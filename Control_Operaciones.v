==> flow/design.v <==
module Accu(input wire [3:0]D4, input wire eneable4, reset4, clk4, output reg [3:0]Q4);
  always @ (posedge clk4, posedge reset4) begin
    if (reset4) Q4 <= 0;
    else if (eneable4) begin
        Q4 <= D4;
    end
  end
endmodule  
module ALU_aritmetica(input wire [3:0] A,B, input wire [2:0] Select,
                      output wire Zero, Carry, output wire [3:0]Y);  
  reg [4:0] Oprnd;
  assign Zero = ~(Y[3]|Y[2]|Y[1]|Y[0]);  
  assign Carry = Oprnd[4];  
  assign Y = Oprnd[3:0];
  always @ (A, B, Select) begin  
    case (Select)
      3'b000: Oprnd <= A;  
      3'b001: Oprnd <= A-B;  
      3'b010: Oprnd <= B;  
      3'b011: Oprnd <= A+B;  
      3'b100: Oprnd <= {1'b0, ~(A & B)};  
      default: Oprnd <= 0;
    endcase
  end
endmodule
module operaciones(input [3:0]DataIn, input [2:0] Select, input clk, reset, enACU,
                    output wire [3:0] DataOut, Accu, output wire Z, C);
  ALU_aritmetica a0(Accu, DataIn, Select, Z, C, DataOut);
  Accu a1(DataOut, enACU, reset, clk, Accu);
endmodule  
---- Tool chain data of operaciones ----
The steps from the RTL of operaciones to its reports follow in flow order.
Lines are those of the file above, counted from 1.
Cell names lack the library's common part.
The mark - stands for no value.
design
  top ..................................... operaciones
  clock port .............................. clk
  library ................................. sky130hd
  library corner .......................... tt_025C_1v80

---- After elaboration ----
Source: Yosys, flattened and elaborated, memories not mapped. Widths are those after wreduce; folded enables and synchronous resets count as part of the registers. Registers that Yosys merges into a memory's read port (data or address) are not register bits. Print and check cells do not count. Equal cells are merged and count once.
operators by class
  equal/unequal tests ..................... 4
  bitwise operators ....................... 6
  reductions and logical operators ........ 1
  add/sub/neg operators ................... 2
  multiplexer cells ....................... 1
operators by type and width
  cell                                                                    count
  5-bit case mux with 5-bit select                                        1
  3-bit by 2-bit equality test with 1-bit output (second input constant)  2
  4-bit by 4-bit adder with 5-bit output                                  1
  4-bit by 4-bit subtractor with 5-bit output                             1
  4-bit bitwise AND                                                       1
  4-bit NOT                                                               1
  1-bit OR                                                                3
  3-bit by 1-bit equality test with 1-bit output (second input constant)  1
  3-bit equality test (second input constant)                             1
  3-bit zero test                                                         1
  1-bit NOT                                                               1
word-level totals
  bits of input ports ..................... 10
  register bits ........................... 4
  output and inout bits ................... 10

---- Logic depth ----
Longest topological path by Yosys (ltp), each cell counted once; first at word level (registers and memories cut), then after technology mapping (sequential cells cut; the memories' decode and read muxes count).
depth
  word-level depth ........................ 7
  ABC_AREA ................................ 0
  depth in mapped cells ................... 9
  gate-level depth less buffers ........... 9

---- Mapped cells and area ----
Yosys stat after the flow's synthesis: flattened, memories mapped to cells. It holds for the ABC_AREA given above (unset counts as 0); a run with the other value may have another netlist.
The area totals of this step are shown rounded.
mapped netlist
  mapped flip-flops ....................... 4
  mapped area ............................. 556 um2
  buffer cells ............................ 3
  sequential area ......................... 100 um2
  cells in the netlist .................... 72
cell types
  cell type  count
  dfrtp_1    4
  ha_1       5
  a21oi_1    10
  nor2_1     9
  inv_1      7
  xor2_1     3
  nor3b_2    2
  fa_1       1
  a211oi_1   2
  a21o_1     2
  nand2_1    4
  nand3_1    3
  nand2b_1   2
  buf_6      1
  nand4bb_1  1
  a32o_1     1
  and2b_4    1
  nor3_2     1
Not listed: further types 12, cells in them 13.
The figures by module come from a second, unflattened synthesis with its own total; it is not the netlist above.
unflattened totals
  cells (unflattened synthesis) ........... 61
  area total of the unflattened synthesis .. 523 um2
Each row is one instance without its submodules.
by module
  module          cells  area (um2)  sequential area (um2)  times used
  ALU_aritmetica  52     374         0.0                    1
  Accu            9      149         100                    1
  operaciones     0      0.0         0.0                    1

---- Worst setup path after synthesis ----
OpenSTA on the mapped netlist: ideal clock, no wires. The path of least setup slack (recovery checks aside). Input and output delay are each 20% of the period. Register names are those of the netlist, which keeps one name where synthesis merged equal registers.
timing path post-synthesis
  path kind ............................... input-to-output
  from .................................... input port Select[2]
  to ...................................... output port Z
  data arrival time ....................... 2287 ps
  data required time ...................... 2544 ps
  setup slack ............................. 257 ps
  path buffers ............................ 0
  delay of the path ....................... 1651 ps
  external input delay .................... 636 ps
  external output delay ................... 636 ps
  clock period ............................ 3180 ps
  stages on the path ...................... 9
  period reached after synthesis .......... 2923 ps
"delay of the path" = arrival - input delay + setup time.
A path that ends at an output port has no setup time.
"stages on the path": output pins that drive a net of the path, with the launching flip-flop's if there is one; two outputs of one cell count as two.
"period reached after synthesis" = period - worst setup slack (recovery checks aside). The figure is calculated, with input and output delays left at 20% of the set period.
Between the ends stands the longest chain of elaborated cells between them, by number of cells; it is not shown to be the way that was timed. Of several equally long chains one is given.
Each line given opens the expression or statement behind the cell; cells for indexed reads and writes are added by Yosys, which also makes memories of some case tables.
on the way, post-synthesis
  path through ............................ and2b_4 nand2_1 nand2_1 o21ai_0 fa_1 xor2_1 a32o_1 a21oi_2 and4_1
  length of the longest elaborated chain .. 6
  elaborated cells between the ends (all ways) .. 10
  RTL lines with such cells ............... 2
RTL lines, path post-synthesis
  item                              RTL line  text
  start: declaration                26        module operaciones(input [3:0]DataIn, input [2:0] Select, input clk, reset, enACU,
  3-bit equality test               16        case (Select)
  5-bit case mux with 5-bit select  16
  1-bit OR x3                       12        assign Zero = ~(Y[3]|Y[2]|Y[1]|Y[0]);
  1-bit NOT                         12
  end: declaration                  27        output wire [3:0] DataOut, Accu, output wire Z, C);

## Implementation results

Module operaciones, platform sky130hd: 2 stored runs of the flow (Yosys, OpenROAD) with differing settings, in no particular order. Input and output delays are each 20% of the period that was set; the output load is 0.01 pF.

======== stored run 1 ========
==> flow/run.sh <==
#!/bin/bash
# the make line also repeats the synthesis and layout settings of config.mk as NAME=value (left out here)
make -C /OpenROAD-flow-scripts/flow DESIGN_CONFIG=/design/flow/config.mk WORK_HOME=/design/flow/orfs CLKGATE_MAP_FILE= finish
==> flow/config.mk <==
export PLATFORM = sky130hd
export DESIGN_NAME = operaciones
export DESIGN_NICKNAME = operaciones
export VERILOG_FILES = /design/flow/design.v
export SDC_FILE = /design/flow/constraint.sdc
export NUM_CORES = 4
export LEC_CHECK = 0
export CAP_MARGIN = 20
export CELL_PAD_IN_SITES_DETAIL_PLACEMENT = 2
export CORE_ASPECT_RATIO = 1.89
export CORE_MARGIN = 2
export CORE_UTILIZATION = 67
export MAX_ROUTING_LAYER = met4
export SETUP_SLACK_MARGIN = 1.14
export SLEW_MARGIN = 0
==> flow/constraint.sdc <==
create_clock -name core_clock -period 5.77 [get_ports {clk}]
set_input_delay 1.1540 -clock core_clock [delete_from_list [all_inputs] [get_ports {clk}]]
set_output_delay 1.1540 -clock core_clock [all_outputs]
set_load 0.01 [all_outputs]

-------- stored run 1 --------
  no final report: floorplanning broke off with PDN-0185

======== stored run 2 ========
==> flow/run.sh <==
#!/bin/bash
# the make line also repeats the synthesis and layout settings of config.mk as NAME=value (left out here)
make -C /OpenROAD-flow-scripts/flow DESIGN_CONFIG=/design/flow/config.mk WORK_HOME=/design/flow/orfs CLKGATE_MAP_FILE= finish
==> flow/config.mk <==
export PLATFORM = sky130hd
export DESIGN_NAME = operaciones
export DESIGN_NICKNAME = operaciones
export VERILOG_FILES = /design/flow/design.v
export SDC_FILE = /design/flow/constraint.sdc
export NUM_CORES = 4
export LEC_CHECK = 0
export CAP_MARGIN = 20
export CELL_PAD_IN_SITES_GLOBAL_PLACEMENT = 3
export CORE_MARGIN = 2
export CORE_UTILIZATION = 60
export CTS_CLUSTER_DIAMETER = 390
export CTS_CLUSTER_SIZE = 81
export GPL_TIMING_DRIVEN = 1
export MAX_ROUTING_LAYER = met5
export MIN_ROUTING_LAYER = met2
export PLACE_DENSITY_LB_ADDON = 0.13
export SETUP_SLACK_MARGIN = -0.1
export SLEW_MARGIN = 25
export TNS_END_PERCENT = 45
==> flow/constraint.sdc <==
create_clock -name core_clock -period 4.14 [get_ports {clk}]
set_input_delay 0.8280 -clock core_clock [delete_from_list [all_inputs] [get_ports {clk}]]
set_output_delay 0.8280 -clock core_clock [all_outputs]
set_load 0.01 [all_outputs]

-------- stored run 2 --------
  no final report: floorplanning broke off with PDN-0185
